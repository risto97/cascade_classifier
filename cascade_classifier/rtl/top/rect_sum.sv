==> flow/design.v <==
module rect_sum
  #(
    parameter W_DATA = 18,
    parameter W_WEIGHT = 3,
    parameter W_DOUT = $clog2(4*2**W_DATA) + W_WEIGHT + $clog2(4096)
    )
   (
    input                       clk,
    input                       rst,
    input                       din_valid,
    output                      din_ready,
    input [W_DATA-1:0]          din_data,
    input                       weight_valid,
    output                      weight_ready,
    input signed [W_WEIGHT-1:0] weight,
    output                      dout_valid,
    input                       dout_ready,
    output signed [W_DOUT-1:0]      dout_data,
    output                      dout_eot
    );
   logic [1:0]                 dot_cnt_reg;
   logic signed [W_DATA+6:0]   data_accum_reg, data_accum_next;
   logic                       dout_eot_reg, dout_eot_next;
   logic signed [W_DOUT-1:0]   dout_o;
   assign din_ready = dout_ready;
   assign dout_eot_next = (dot_cnt_reg == 3) ? 1 : 0;
   assign dout_eot = dout_eot_reg;
   assign dout_valid = dout_eot_reg;
   assign dout_o = (dout_eot_reg) ? (weight * data_accum_reg) : 0;  
   assign weight_ready = (weight_valid && dout_eot_next) ? 1 : 0;
   assign dout_data = dout_o * 4096;
   always_comb
     begin
        data_accum_next = data_accum_reg;
        case(dot_cnt_reg)
          0: data_accum_next = din_data;
          1: data_accum_next = data_accum_reg - din_data;
          2: data_accum_next = data_accum_reg + din_data;
          3: data_accum_next = data_accum_reg - din_data;
        endcase
     end
   always_ff @(posedge clk)
     begin
        if(rst) begin
           dot_cnt_reg <= 0;
           data_accum_reg <= 0;
           dout_eot_reg <= 0;
        end else if(din_valid) begin
           data_accum_reg <= data_accum_next;
           dot_cnt_reg <= dot_cnt_reg + 1;
           dout_eot_reg <= dout_eot_next;
        end
     end
endmodule: rect_sum
From RTL to reports: rect_sum. What the tools print for rect_sum, step after step. Line numbers count from 1 in the design file above. Library cell names are shortened. The mark - stands for no value.

Top module: rect_sum. Clock port: clk. Standard-cell library: sky130hd. Timing corner: tt_025C_1v80.

After elaboration. Yosys after proc, flatten, opt, wreduce and memory -nomap, before mapping. Memory bits, and registers merged into a memory's read port (data or address), are not among the register bits. Print and check cells are not counted. Equal cells are merged and count once.

Under latch bits stands 0. The figure for clocked read ports x word width is 0. Under RAM bits stands 0. The entry for memories kept reads 0. Output and inout port bits: 39. The figure for register bits is 28. Under ROM bits stands 0. Cells after elaboration: 17. Under bits of input ports stands 26.

For bitwise operators the number is 0. The figure for divide/modulo/power cells is 0. $add $sub $neg: 3. Multipliers: 1. Under shift-type cells stands 0. The figure for order comparisons is 0. Under reduce/logical cells stands 3. The entry for equality and inequality tests reads 3. The entry for mux-type cells reads 4.

Operators with widths (count): multiplier 3 x 25 -> 23 bit (1); case mux 25 bit (select 3 bit) (1); adder 25 x 18 -> 25 bit (1); subtractor 25 x 18 -> 25 bit (1); 2-to-1 mux 23 bit (1); == test 2 bit with constant B (2); adder 2 x 1 -> 2 bit with constant B (1); == test 2 x 1 -> 1 bit with constant B (1); zero test 2 bit (1); OR reduction 2 bit (1); 2-to-1 mux 1 bit (2); logical AND 1 bit (1).

Logic depth. Yosys ltp: most cells in a row. Word level: on the elaborated netlist, between registers, memories and ports. Mapped: between sequential cells and ports; inverters and the memories' decode and read muxes count.

The figure for depth after elaboration is 4. ABC_AREA: 1. The figure for mapped depth is 20.

Synthesis result. Source: synth_stat.txt of the flow (Yosys; design flattened, memories mapped). It holds for the ABC_AREA given above (unset counts as 0); a run with the other value may have another netlist. The area totals of this step are shown rounded.

Cells by type: nand2_1 (count 246, total area 923.386 µm²); ha_1 (count 66, total area 825.792 µm²); inv_1 (count 144, total area 540.518 µm²); dfxtp_1 (count 26, total area 520.499 µm²); fa_1 (count 23, total area 460.442 µm²); a21oi_1 (count 87, total area 435.418 µm²); nor2_1 (count 91, total area 341.578 µm²); nand3_1 (count 47, total area 235.226 µm²); o21ai_0 (count 43, total area 215.206 µm²); xor2_1 (count 21, total area 183.926 µm²); buf_4 (count 15, total area 112.608 µm²); xnor2_1 (count 9, total area 78.826 µm²); nand4_1 (count 10, total area 62.56 µm²); nand2_2 (count 8, total area 50.048 µm²); nor3_1 (count 10, total area 50.048 µm²); o21bai_1 (count 6, total area 45.043 µm²); clkbuf_1 (count 11, total area 41.29 µm²); o211ai_1 (count 5, total area 37.536 µm²).

Not listed: further types 22, cells in them 37.

The figure for synthesis area is 5440 µm². The entry for mapped cells reads 905. The entry for flip-flop cells reads 26.

Path before layout. Source: OpenSTA report_checks on the synthesized netlist (no wires, ideal clock, input and output delay 20% of the period each), path of least setup slack; recovery checks are left aside. Register names are those of the netlist, which keeps one name where synthesis merged equal registers.

Path type: input to output. Start point: input weight[2]. End point: output dout_data[27]. Clock period: 5.35 ns. The figure for delay of the path is 2.577 ns. For input delay the number is 1.070 ns. Under data arrival time stands 3.647 ns. Under data required time stands 4.280 ns. Path slack: 0.633 ns. Stages: 16. Under time at the first pin stands 1.070 ns. The figure for synthesis period reached is 4.717 ns.

"delay of the path" = arrival - input delay + setup time. A path that ends at an output port has no setup time. "stages" counts driving pins, that of a launching flip-flop among them; a cell with two outputs on the path counts twice. "synthesis period reached" = period - worst setup slack (recovery checks aside). The figure is calculated, with input and output delays left at 20% of the set period. The rows between start and end are the longest chain of elaborated cells between them; the timing report does not say that the signal goes this way. Where chains are equally long, one stands for them. A line is the first line of the expression or statement that the cell stems from. Yosys adds cells for indexed reads and writes and turns some case tables into memories.

Path through: inv_1 -> clkbuf_1 -> nor2_1 -> fa_1 -> ha_1 -> ha_1 -> fa_1 -> nand4_1 -> nand3_1 -> nand3_1 -> nand2_1 -> nand2_1 -> nand2_1 -> nand2_1 -> nand2_1 -> nor2_1. Under cells in the longest elaborated chain stands 2. The figure for elaborated cells between the ends (all ways) is 2. Those cells by class: 1 x mul; 1 x mux.

Ends and longest elaborated chain, after synthesis: start: declaration (RTL line 15) `input signed [W_WEIGHT-1:0] weight,`; multiplier 3 x 25 -> 23 bit (RTL line 29) `assign dout_o = (dout_eot_reg) ? (weight * data_accum_reg) : 0;`; 2-to-1 mux 23 bit (RTL line 29); end: declaration (RTL line 18) `output signed [W_DOUT-1:0]      dout_data,`.

Worst path after layout. From the final timing report of record 2: the path of least setup slack in the routed layout; clock arrival at registers is part of the times.

Path type: input to output. Start point: input weight[2]. End point: output dout_data[32]. Under data arrival time stands 4.05 ns. Clock period: 5.14 ns. For input delay the number is 1.03 ns. Stages: 16. Under data required time stands 4.11 ns. Under time at the first pin stands 1.03 ns. Path slack: 0.06 ns.

The rows between start and end are the longest chain of elaborated cells between them; the timing report does not say that the signal goes this way. Where chains are equally long, one stands for them.

Path through: dlygate4sd2_1 -> inv_2 -> buf_8 -> buf_4 -> nor2_2 -> fa_1 -> ha_1 -> ha_1 -> inv_1 -> o21ai_1 -> o21bai_1 -> a21oi_1 -> nand3_2 -> o21ai_0 -> a21oi_1 -> dlygate4sd2_1. Under cells in the longest elaborated chain stands 2. The figure for elaborated cells between the ends (all ways) is 2. Those cells by class: 1 x mul; 1 x mux.

Ends and longest elaborated chain, post-layout: start: declaration (RTL line 15) `input signed [W_WEIGHT-1:0] weight,`; multiplier 3 x 25 -> 23 bit (RTL line 29) `assign dout_o = (dout_eot_reg) ? (weight * data_accum_reg) : 0;`; 2-to-1 mux 23 bit (RTL line 29); end: declaration (RTL line 18) `output signed [W_DOUT-1:0]      dout_data,`.

--- measured runs ---
Measured results for rect_sum: 2 stored runs of the Yosys and OpenROAD flow on sky130hd. The settings differ; the order carries no meaning. The constraints put input and output delay at 20% of the set period each and load the outputs with 0.01 pF. "reached clock period" is the run's clock period less its worst setup slack. It is reckoned from that one timing run; input and output delays stay at 20% of the period that was set. By "critical path time" is meant the share of the clock period that the worst setup path is allowed (20% is reserved at inputs, 20% at outputs), minus its slack. Clock arrival times at its registers enter into it. Results are given in rounded form.

Record 1 has these settings: period_ns 3.63; CORE_UTILIZATION 35; PLACE_DENSITY_LB_ADDON 0.26; CORE_MARGIN 5; CELL_PAD_IN_SITES_GLOBAL_PLACEMENT 3; CELL_PAD_IN_SITES_DETAIL_PLACEMENT 2; GPL_ROUTABILITY_DRIVEN 0; CAP_MARGIN 40; SLEW_MARGIN 20. Outcome: unfinished; error DPL-0033 in clock tree synthesis.

Record 2 has these settings: period_ns 5.14; CORE_UTILIZATION 27; SETUP_SLACK_MARGIN -0.06; PLACE_DENSITY_LB_ADDON 0.08; HOLD_SLACK_MARGIN 0.13; CORE_MARGIN 2; CELL_PAD_IN_SITES_DETAIL_PLACEMENT 1; ABC_AREA 1; GPL_TIMING_DRIVEN 0; MIN_ROUTING_LAYER met1; CAP_MARGIN 20; SLEW_MARGIN 20. The area of the synthesized netlist stands at 5440 µm². The area inside the die boundary comes to 21300 µm². The standard-cell area of the final layout stands at 6800 µm². For the setup slack of the critical path the run shows 0.065 ns. The total negative setup slack reads 0.000 ns. The measured reached clock period is 5.075 ns. The critical path time stands at 3.02 ns. Worst setup path type: input to output.
--- end ---
