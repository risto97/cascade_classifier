==> flow/design.v <==
module eot_gen
  #(
    parameter FEATURE_WIDTH = 24,
    parameter FEATURE_HEIGHT = 24,
    parameter W_DATA = 8
    )
   (
   input               clk,
   input               rst,
   input               din_valid,
   output              din_ready,
   input [W_DATA-1:0]  din_data,
   output              dout_valid,
   input               dout_ready,
   output [W_DATA-1:0] dout_data,
   output [1:0]        dout_eot
    );
   logic [$clog2(FEATURE_WIDTH )-1:0] x_cnt_reg, x_cnt_next;
   logic [$clog2(FEATURE_HEIGHT)-1:0] y_cnt_reg, y_cnt_next;
   logic                              handshake;
   logic [1:0]                        eot_o;
   assign dout_valid = din_valid;
   assign handshake = din_valid & dout_ready;
   assign din_ready = dout_ready;
   assign dout_data = din_data;
   assign dout_eot = eot_o;
   always_comb
     begin
        x_cnt_next = x_cnt_reg + 1;
        y_cnt_next = y_cnt_reg;
        eot_o = 0;
        if(x_cnt_next == FEATURE_WIDTH)
          begin
             x_cnt_next = 0;
             eot_o[0] = 1;
             y_cnt_next = y_cnt_reg + 1;
          end
        if(y_cnt_next == FEATURE_HEIGHT)
          begin
             eot_o[1] = 1;
             y_cnt_next = 0;
          end
     end
   always_ff @(posedge clk)
     begin
        if(rst)
          begin
             x_cnt_reg <= 0;
             y_cnt_reg <= 0;
          end
        else if(handshake)
          begin
             x_cnt_reg <= x_cnt_next;
             y_cnt_reg <= y_cnt_next;
          end
     end
endmodule: eot_gen
### Step by step through the tools: eot_gen

Tool output for the design above, in the order of the flow.
Lines are those of the file above, counted from 1.
Cell names lack the library's common part.
A cell with -- has no value.

| design | value |
|---|---|
| design top | eot_gen |
| clock port | clk |
| cell library | sky130hd |
| corner | tt_025C_1v80 |

### Elaborated design

Yosys after proc, flatten, opt, wreduce and memory -nomap, before mapping. Enables and synchronous resets that opt folds into registers are not counted as muxes. Memory bits, and registers merged into a memory's read port (data or address), are not among the register bits. Print and check cells are not counted. Equal cells are merged and count once.

| bit counts | value |
|---|---|
| register bits after elaboration | 10 |
| input bits | 12 |
| output and inout port bits | 12 |
| word-level cells | 12 |

| cells by class | value |
|---|---|
| add/sub/neg operators | 2 |
| eq/ne operators | 2 |
| muxes and demuxes | 5 |
| bitwise logic cells | 1 |

Operators by type and width:

| operator | count |
|---|---|
| 5-bit two-way mux | 3 |
| 5-bit by 1-bit adder with 5-bit output with constant B | 2 |
| 5-bit equality test with constant B | 2 |
| 1-bit two-way mux | 2 |
| 1-bit bitwise AND | 1 |

### Depth

Depth = most cells in a row (Yosys ltp): at word level without a register or memory, in the mapped netlist without a sequential cell, where the memories' decode and read muxes count.

| depth | value |
|---|---|
| word-level depth | 5 |
| ABC_AREA | 0 |
| mapped depth | 6 |
| mapped depth without buffers | 6 |

### Mapped cells and area

Source: synth_stat.txt of the flow (Yosys; design flattened, memories mapped). It holds for the ABC_AREA given above (unset counts as 0); a run with the other value may have another netlist.
Totals and module areas in this step are rounded.

| synthesis totals | value |
|---|---|
| cells in the netlist | 92 |
| cell area after synthesis | 0.000788 mm^2 |
| sequential part of the area | 0.0002 mm^2 |
| flip-flop cells | 10 |
| buffers | 14 |

Cell types:

| cell type | count | area in all (um^2) |
|---|---|---|
| dfxtp_1 | 10 | 200.192 |
| buf_4 | 11 | 82.579 |
| xor2_1 | 6 | 52.55 |
| ha_1 | 3 | 37.536 |
| nand3_1 | 7 | 35.034 |
| nand2_1 | 8 | 30.029 |
| xnor2_4 | 1 | 27.526 |
| nor4b_1 | 3 | 26.275 |
| a21oi_1 | 5 | 25.024 |
| nor2_1 | 6 | 22.522 |
| mux2i_1 | 2 | 20.019 |
| o2111ai_1 | 2 | 17.517 |
| or3b_1 | 2 | 17.517 |
| a21oi_4 | 1 | 16.266 |
| o21ai_4 | 1 | 16.266 |
| a211oi_1 | 2 | 15.014 |
| a31oi_1 | 2 | 12.512 |
| and4bb_2 | 1 | 12.512 |

Not listed: further types 17, cells in them 19.

### Worst setup path after synthesis

OpenSTA on the mapped netlist: ideal clock, no wires. The path of least setup slack (recovery checks aside). Input and output delay are each 20% of the period. Register names are those of the netlist, which keeps one name where synthesis merged equal registers.

| timing post-synthesis | value |
|---|---|
| path kind | flip-flop to output port |
| start point | register x_cnt_reg[0] |
| end point | output dout_eot[1] |
| clock period | 2.6 ns |
| output delay | 0.520 ns |
| launch time at the first pin | 0.000 ns |
| data arrival time | 1.514 ns |
| data required time | 2.080 ns |
| path slack | 0.566 ns |
| path delay | 1.514 ns |
| stages | 7 |
| buffers on the path | 0 |
| period reached after synthesis | 2.034 ns |

"path delay" is the arrival time less input delay plus setup time.
At an output port there is no setup time.
"stages": output pins that drive a net of the path, with the launching flip-flop's if there is one; two outputs of one cell count as two.
"period reached after synthesis" is the clock period less the worst setup slack; recovery checks do not enter. This is arithmetic on one report: input and output delays are still those of the set period (20% each).
The rows between start and end are the longest chain of elaborated cells between them; the timing report does not say that the signal goes this way. Where chains are equally long, one stands for them.
Each line given opens the expression or statement behind the cell; cells for indexed reads and writes are added by Yosys, which also makes memories of some case tables.

| between the ends, post-synthesis | value |
|---|---|
| path through | dfxtp_1 > ha_1 > nand3_1 > xnor2_4 > o21ai_4 > a211oi_1 > a31o_1 |
| cells in the longest elaborated chain | 5 |
| elaborated cells between the ends (all ways) | 5 |
| source lines of those cells | 3 |
| classes of those cells | 1 x add/sub; 2 x eq/ne; 2 x mux |

RTL lines, path post-synthesis:

| what | RTL line | source |
|---|---|---|
| start: declaration | 18 | `logic [$clog2(FEATURE_WIDTH )-1:0] x_cnt_reg, x_cnt_next;` |
| start: assignment | 48 | `x_cnt_reg <= 0;` |
| start: assignment | 53 | `x_cnt_reg <= x_cnt_next;` |
| 5-bit by 1-bit adder with 5-bit output | 29 | `x_cnt_next = x_cnt_reg + 1;` |
| 5-bit equality test | 32 | `if(x_cnt_next == FEATURE_WIDTH)` |
| 5-bit two-way mux | 32 |  |
| 5-bit equality test | 38 | `if(y_cnt_next == FEATURE_HEIGHT)` |
| 1-bit two-way mux | 38 |  |
| end: declaration | 16 | `output [1:0]        dout_eot` |

### Timing after layout

From the final timing report of record 1: the path of least setup slack in the routed layout; clock arrival at registers is part of the times.

| timing post-layout | value |
|---|---|
| path kind | flip-flop to output port |
| start point | register y_cnt_reg[1] |
| end point | output dout_eot[1] |
| clock period | 2.3 ns |
| output delay | 0.46 ns |
| launch time at the first pin | 0.26 ns |
| data arrival time | 1.74 ns |
| data required time | 1.84 ns |
| path slack | 0.10 ns |
| stages | 8 |
| buffers on the path | 1 |

The rows between start and end are the longest chain of elaborated cells between them; the timing report does not say that the signal goes this way. Where chains are equally long, one stands for them.

| between the ends, post-layout | value |
|---|---|
| path through | dfxtp_2 > ha_4 > nor3b_2 > a31oi_1 > or3b_1 > a211oi_2 > a31o_1 > buf_2 |
| cells in the longest elaborated chain | 4 |
| elaborated cells between the ends (all ways) | 4 |
| source lines of those cells | 3 |
| classes of those cells | 1 x add/sub; 1 x eq/ne; 2 x mux |

RTL lines, path post-layout:

| what | RTL line | source |
|---|---|---|
| start: declaration | 19 | `logic [$clog2(FEATURE_HEIGHT)-1:0] y_cnt_reg, y_cnt_next;` |
| start: assignment | 49 | `y_cnt_reg <= 0;` |
| start: assignment | 54 | `y_cnt_reg <= y_cnt_next;` |
| 5-bit by 1-bit adder with 5-bit output | 36 | `y_cnt_next = y_cnt_reg + 1;` |
| 5-bit two-way mux | 32 | `if(x_cnt_next == FEATURE_WIDTH)` |
| 5-bit equality test | 38 | `if(y_cnt_next == FEATURE_HEIGHT)` |
| 1-bit two-way mux | 38 |  |
| end: declaration | 16 | `output [1:0]        dout_eot` |

Wiki page: eot_gen / flow data

Below are 2 stored runs of the flow (Yosys, OpenROAD; platform sky130hd) on eot_gen, each with its settings and what was measured, unordered. Constraints: input delay and output delay 20% of the set period each, output load 0.01 pF.
"clock period reached" means the clock period less the worst setup slack. The figure is calculated, with input and output delays left at 20% of the set period.
"time of the worst setup path" is the time allowed to the run's worst setup path (the clock period less input and output delay, where it has them) less its slack. Clock arrival times count: a late capture clock shortens it, a late launch clock lengthens it.
"total power of the final layout" rests on the timing tool's default activity at the inputs, not on a simulated workload.
Results are given in rounded form.
Settings: -- = not set for that run.

| run name | period_ns | SETUP_SLACK_MARGIN | CAP_MARGIN | CORE_MARGIN | CORE_UTILIZATION | SLEW_MARGIN | PLACE_DENSITY_LB_ADDON | CELL_PAD_IN_SITES_GLOBAL_PLACEMENT | TNS_END_PERCENT | total power of the final layout (uW) | standard-cell area of the final layout (mm^2) | worst hold slack (ns) | time of the worst setup path (ns) | class of the worst setup path | utilization of the finished layout (%) | clock period reached (ns) | worst setup slack after layout (ns) | overall die area (mm^2) | total negative setup slack (ns) | netlist area reported by Yosys (mm^2) |
|---|---|---|---|---|---|---|---|---|---|---|---|---|---|---|---|---|---|---|---|---|
| record 1 | 2.3 | 0.4 | 20 | 2 | 40 | 20 | -- | -- | -- | 327 | 0.00105 | 0.527 | 1.74 | flip-flop to output port | 55.1 | 2.197 | 0.103 | 0.00234 | 0.000 | 0.000788 |
| record 2 | 3.62 | -- | 20 | 4 | 41 | 5 | 0.2 | 2 | 95 | 228 | 0.000831 | 0.536 | 2.42 | flip-flop to output port | 46.6 | 3.148 | 0.472 | 0.00269 | 0.000 | 0.000788 |
