==> flow/design.v <==
module window_sum
  #(
    parameter W_DATA = 26,
    parameter WINDOW_HEIGHT = 24,
    parameter WINDOW_WIDTH = 24
    )
   (
    input               clk,
    input               rst,
    input               din_valid,
    output              din_ready,
    input [W_DATA-1:0]  din_data,
    input [1:0]         din_eot,
    output              window_sum_valid,
    input               window_sum_ready,
    output [W_DATA+1:0] window_sum_data
    );
   logic [$clog2(WINDOW_HEIGHT)-1:0] eot_cnt_reg, eot_cnt_next;
   logic                             din_ready_reg;
   logic [$clog2(WINDOW_WIDTH)-1:0]  data_cnt_reg, data_cnt_next;
   logic [W_DATA+1:0]                din_accum_reg, din_accum_next;
   logic                             window_sum_valid_reg, window_sum_valid_next;
   assign din_ready = din_ready_reg;
   assign window_sum_data = din_accum_reg;
   assign window_sum_valid_next = (din_eot == 2'b11) ? 1: 0;
   assign window_sum_valid = window_sum_valid_reg;
   always_comb
     begin
        data_cnt_next = data_cnt_reg+1;
        eot_cnt_next = eot_cnt_reg +1;
        din_accum_next = din_accum_reg;
        if(data_cnt_reg == WINDOW_WIDTH)
          begin
             data_cnt_next = 1;
          end
        if(eot_cnt_reg == WINDOW_HEIGHT-1)
           begin
              eot_cnt_next = 0;
           end
         if(data_cnt_reg  == 1 && eot_cnt_reg == 0)
          begin
             din_accum_next = din_data;
          end
        if(data_cnt_reg == WINDOW_WIDTH & eot_cnt_reg == WINDOW_WIDTH-1)
          begin
             din_accum_next = din_accum_reg + din_data;
          end
        if((data_cnt_reg == WINDOW_WIDTH & eot_cnt_reg == 0) | (data_cnt_reg == 1 & eot_cnt_reg == WINDOW_HEIGHT-1))
          begin
             din_accum_next = din_accum_reg - din_data;
          end
     end
   always_ff @(posedge clk)
     begin
        if(rst)
          window_sum_valid_reg <= 0;
        else
          window_sum_valid_reg <= window_sum_valid_next;
     end
   always_ff @(posedge clk)
     begin
        if(rst)
          eot_cnt_reg <= 0;
        else if(din_eot[0])
          eot_cnt_reg <= eot_cnt_next;
     end
   always_ff @(posedge clk)
     begin
        if(rst)
          din_accum_reg <= 0;
        else if(din_valid)
          din_accum_reg <= din_accum_next;
     end
   always_ff @(posedge clk)
     begin
        if(rst)
          begin
             din_ready_reg <= 0;
             data_cnt_reg <= 0;
          end
        else if(din_valid)
          begin
             data_cnt_reg <= data_cnt_next;
             din_ready_reg <= din_valid;
          end
     end
endmodule: window_sum
### Reports on window_sum

The steps from the RTL of window_sum to its reports follow in flow order.
Lines are those of the file above, counted from 1.
Operators: Yosys type, input widths -> output width; for muxes data width and select width s.
Cell names lack the library's common part.
The mark n/a stands for no value.

* top: window_sum
* clock port: clk
* library: sky130hd
* corner: tt_025C_1v80

### After elaboration

Yosys after proc, flatten, opt, wreduce and memory -nomap, before mapping. Memory bits, and registers merged into a memory's read port (data or address), are not among the register bits. Print and check cells are not counted. Equal cells are merged and count once.

* add/subtract/negate cells: 4
* equal/unequal tests: 4
* muxes and demuxes: 6
* bitwise operators: 4
* reduce/logical cells: 4

Operators with widths (number)
* $mux 28: 3
* $add 28x26->28: 1
* $sub 28x26->28: 1
* $add 5x1->5 const B: 2
* $eq 5x5->1 const B: 2
* $mux 5: 2
* $eq 5x1->1 const B: 1
* $logic_not 5->1: 1
* $and 1x1->1: 3
* $reduce_bool 3->1: 1
* $eq 2x2->1 const B: 1
* $reduce_and 2->1: 1
* $or 1x1->1: 1
* $logic_and 1x1->1: 1
* $mux 1: 1

* flip-flop bits (word level): 40
* bits of input ports: 32
* output and inout bits: 30

### Longest topological paths

Longest topological path by Yosys (ltp), each cell counted once; first at word level (registers and memories cut), then after technology mapping (sequential cells cut; the memories' decode and read muxes count).

* depth after elaboration: 5
* ABC_AREA: 0
* mapped depth: 13
* depth with buffers taken out: 13

### Synthesis result

The flow's flattened synthesis, as Yosys stat reports it; memories are mapped. The netlist is that of the ABC_AREA named above (0 if unset); the other value can give another one.
The area totals of this step are shown rounded.

* cell count: 680
* chip area (Yosys): 0.0049 mm²
* mapped flip-flops: 40

Cells by type
* dfxtp_1: number 40, area in all 800.768 µm²
* ha_1: number 57, area in all 713.184 µm²
* a21oi_1: number 66, area in all 330.317 µm²
* nor2_1: number 84, area in all 315.302 µm²
* inv_1: number 58, area in all 217.709 µm²
* a211oi_1: number 26, area in all 195.187 µm²
* o21ai_0: number 31, area in all 155.149 µm²
* nand2_1: number 39, area in all 146.39 µm²
* a21o_1: number 19, area in all 142.637 µm²
* clkbuf_1: number 29, area in all 108.854 µm²
* o211ai_1: number 11, area in all 82.579 µm²
* o31ai_1: number 11, area in all 82.579 µm²
* nor3_1: number 16, area in all 80.077 µm²
* nand3_1: number 15, area in all 75.072 µm²
* a221o_1: number 7, area in all 70.067 µm²
* xnor2_1: number 8, area in all 70.067 µm²
* buf_2: number 13, area in all 65.062 µm²
* nand4_1: number 9, area in all 56.304 µm²

Other cell types: 56; their cells: 141.

### Path before layout

OpenSTA on the mapped netlist: ideal clock, no wires. The path of least setup slack (recovery checks aside). Input and output delay are each 20% of the period. Register names are those of the netlist, which keeps one name where synthesis merged equal registers.

* path type: input to register
* start: input port din_data[0]
* end: register din_accum_reg[18]
* clock period: 3.68 ns
* input delay: 0.736 ns
* library setup time: 0.133 ns
* launch time at the first pin: 0.736 ns
* arrival time: 3.008 ns
* required time: 3.547 ns
* slack: 0.540 ns
* delay of the path: 2.405 ns
* driving pins on the path: 12
* buffers on the path: 0
* synthesis period reached: 3.14 ns

"delay of the path" is the arrival time less input delay plus setup time.
"driving pins on the path": output pins that drive a net of the path, with the launching flip-flop's if there is one; two outputs of one cell count as two.
"synthesis period reached" is the clock period less the worst setup slack; recovery checks do not enter. This is arithmetic on one report: input and output delays are still those of the set period (20% each).
Between the ends stands the longest chain of elaborated cells between them, by number of cells; it is not shown to be the way that was timed. Of several equally long chains one is given.
Each line given opens the expression or statement behind the cell; cells for indexed reads and writes are added by Yosys, which also makes memories of some case tables.

* cell sequence: ha_1 inv_1 fa_1 o21bai_2 a21oi_2 o311ai_2 a311o_2 a21oi_2 o311a_1 o211a_1 a2111oi_2 nor4_1
* length of the longest elaborated chain: 3
* elaborated cells between the ends (all ways): 4
* RTL lines with such cells: 4
* those cells by class: add/sub (2); mux (2)

RTL lines, path post-synthesis
* start: declaration: line 12 `input [W_DATA-1:0]  din_data,`
* $add 28x26->28: line 46 `din_accum_next = din_accum_reg + din_data;`
* $mux 28: line 44 `if(data_cnt_reg == WINDOW_WIDTH & eot_cnt_reg == WINDOW_WIDTH-1)`
* $mux 28: line 48 `if((data_cnt_reg == WINDOW_WIDTH & eot_cnt_reg == 0) | (data_cnt_reg == 1 & eot_cnt_reg == WINDOW_HEIGHT-1))`
* end: assignment: line 70 `din_accum_reg <= 0;`
* end: assignment: line 72 `din_accum_reg <= din_accum_next;`
* end: declaration: line 21 `logic [W_DATA+1:0]                din_accum_reg, din_accum_next;`

### Path in the finished layout

From the final timing report of record 1: the path of least setup slack in the routed layout; clock arrival at registers is part of the times.

* path type: input to register
* start: input port din_data[0]
* end: register din_accum_reg[26]
* clock period: 4.15 ns
* input delay: 0.83 ns
* library setup time: 0.06 ns
* launch time at the first pin: 0.83 ns
* arrival time: 3.41 ns
* required time: 4.39 ns
* slack: 0.98 ns
* driving pins on the path: 15
* buffers on the path: 3

Between the ends stands the longest chain of elaborated cells between them, by number of cells; it is not shown to be the way that was timed. Of several equally long chains one is given.

* cell sequence: buf_8 ha_4 inv_2 fa_2 o21bai_4 a21oi_4 o311ai_4 a311o_2 buf_6 a31o_4 a221oi_4 buf_6 o21ba_4 o31ai_2 a21oi_1
* length of the longest elaborated chain: 3
* elaborated cells between the ends (all ways): 4
* RTL lines with such cells: 4
* those cells by class: add/sub (2); mux (2)

RTL lines, path post-layout
* start: declaration: line 12 `input [W_DATA-1:0]  din_data,`
* $add 28x26->28: line 46 `din_accum_next = din_accum_reg + din_data;`
* $mux 28: line 44 `if(data_cnt_reg == WINDOW_WIDTH & eot_cnt_reg == WINDOW_WIDTH-1)`
* $mux 28: line 48 `if((data_cnt_reg == WINDOW_WIDTH & eot_cnt_reg == 0) | (data_cnt_reg == 1 & eot_cnt_reg == WINDOW_HEIGHT-1))`
* end: assignment: line 70 `din_accum_reg <= 0;`
* end: assignment: line 72 `din_accum_reg <= din_accum_next;`
* end: declaration: line 21 `logic [W_DATA+1:0]                din_accum_reg, din_accum_next;`

Appendix: measured runs

window_sum through Yosys and OpenROAD on sky130hd: 2 stored runs, unordered, with their settings and measured results. The constraints put input and output delay at 20% of the set period each and load the outputs with 0.01 pF.
"clock period reached": clock period set for the run, less the worst setup slack. It is reckoned from that one timing run; input and output delays stay at 20% of the period that was set.
"total power after layout" is the tool's figure for a default switching activity; nothing was simulated.
The measured numbers are rounded.

### Record 1

Settings: `period_ns=4.15`, `CORE_UTILIZATION=25`, `SETUP_SLACK_MARGIN=1.23`, `PLACE_DENSITY_LB_ADDON=0.08`, `HOLD_SLACK_MARGIN=0.07`, `GPL_TIMING_DRIVEN=1`, `CTS_CLUSTER_DIAMETER=378`, `CAP_MARGIN=20`, `MIN_ROUTING_LAYER=met2`, `MAX_ROUTING_LAYER=met4`, `CORE_MARGIN=2`, `SLEW_MARGIN=20`

- Post-synthesis cell area: 0.0049 mm²
- Full die area: 0.021 mm²
- Area of the standard cells in the finished layout: 0.0073 mm²
- Lowest setup slack: 0.98 ns
- Post-route setup TNS: 0.000 ns
- Worst hold slack in the final report: 0.48 ns
- Total power after layout: 1.6 mW
- Clock period reached: 3.169 ns

### Record 2

Settings: `period_ns=2.99`, `CORE_UTILIZATION=29`, `PLACE_DENSITY=0.72`, `CELL_PAD_IN_SITES_DETAIL_PLACEMENT=0`, `GPL_TIMING_DRIVEN=0`, `CTS_CLUSTER_SIZE=31`, `SLEW_MARGIN=20`, `CAP_MARGIN=20`, `CORE_MARGIN=2`

- Post-synthesis cell area: 0.0049 mm²
- Full die area: 0.018 mm²
- Area of the standard cells in the finished layout: 0.0067 mm²
- Lowest setup slack: 0.044 ns
- Post-route setup TNS: 0.000 ns
- Worst hold slack in the final report: 0.47 ns
- Total power after layout: 2.1 mW
- Clock period reached: 2.946 ns
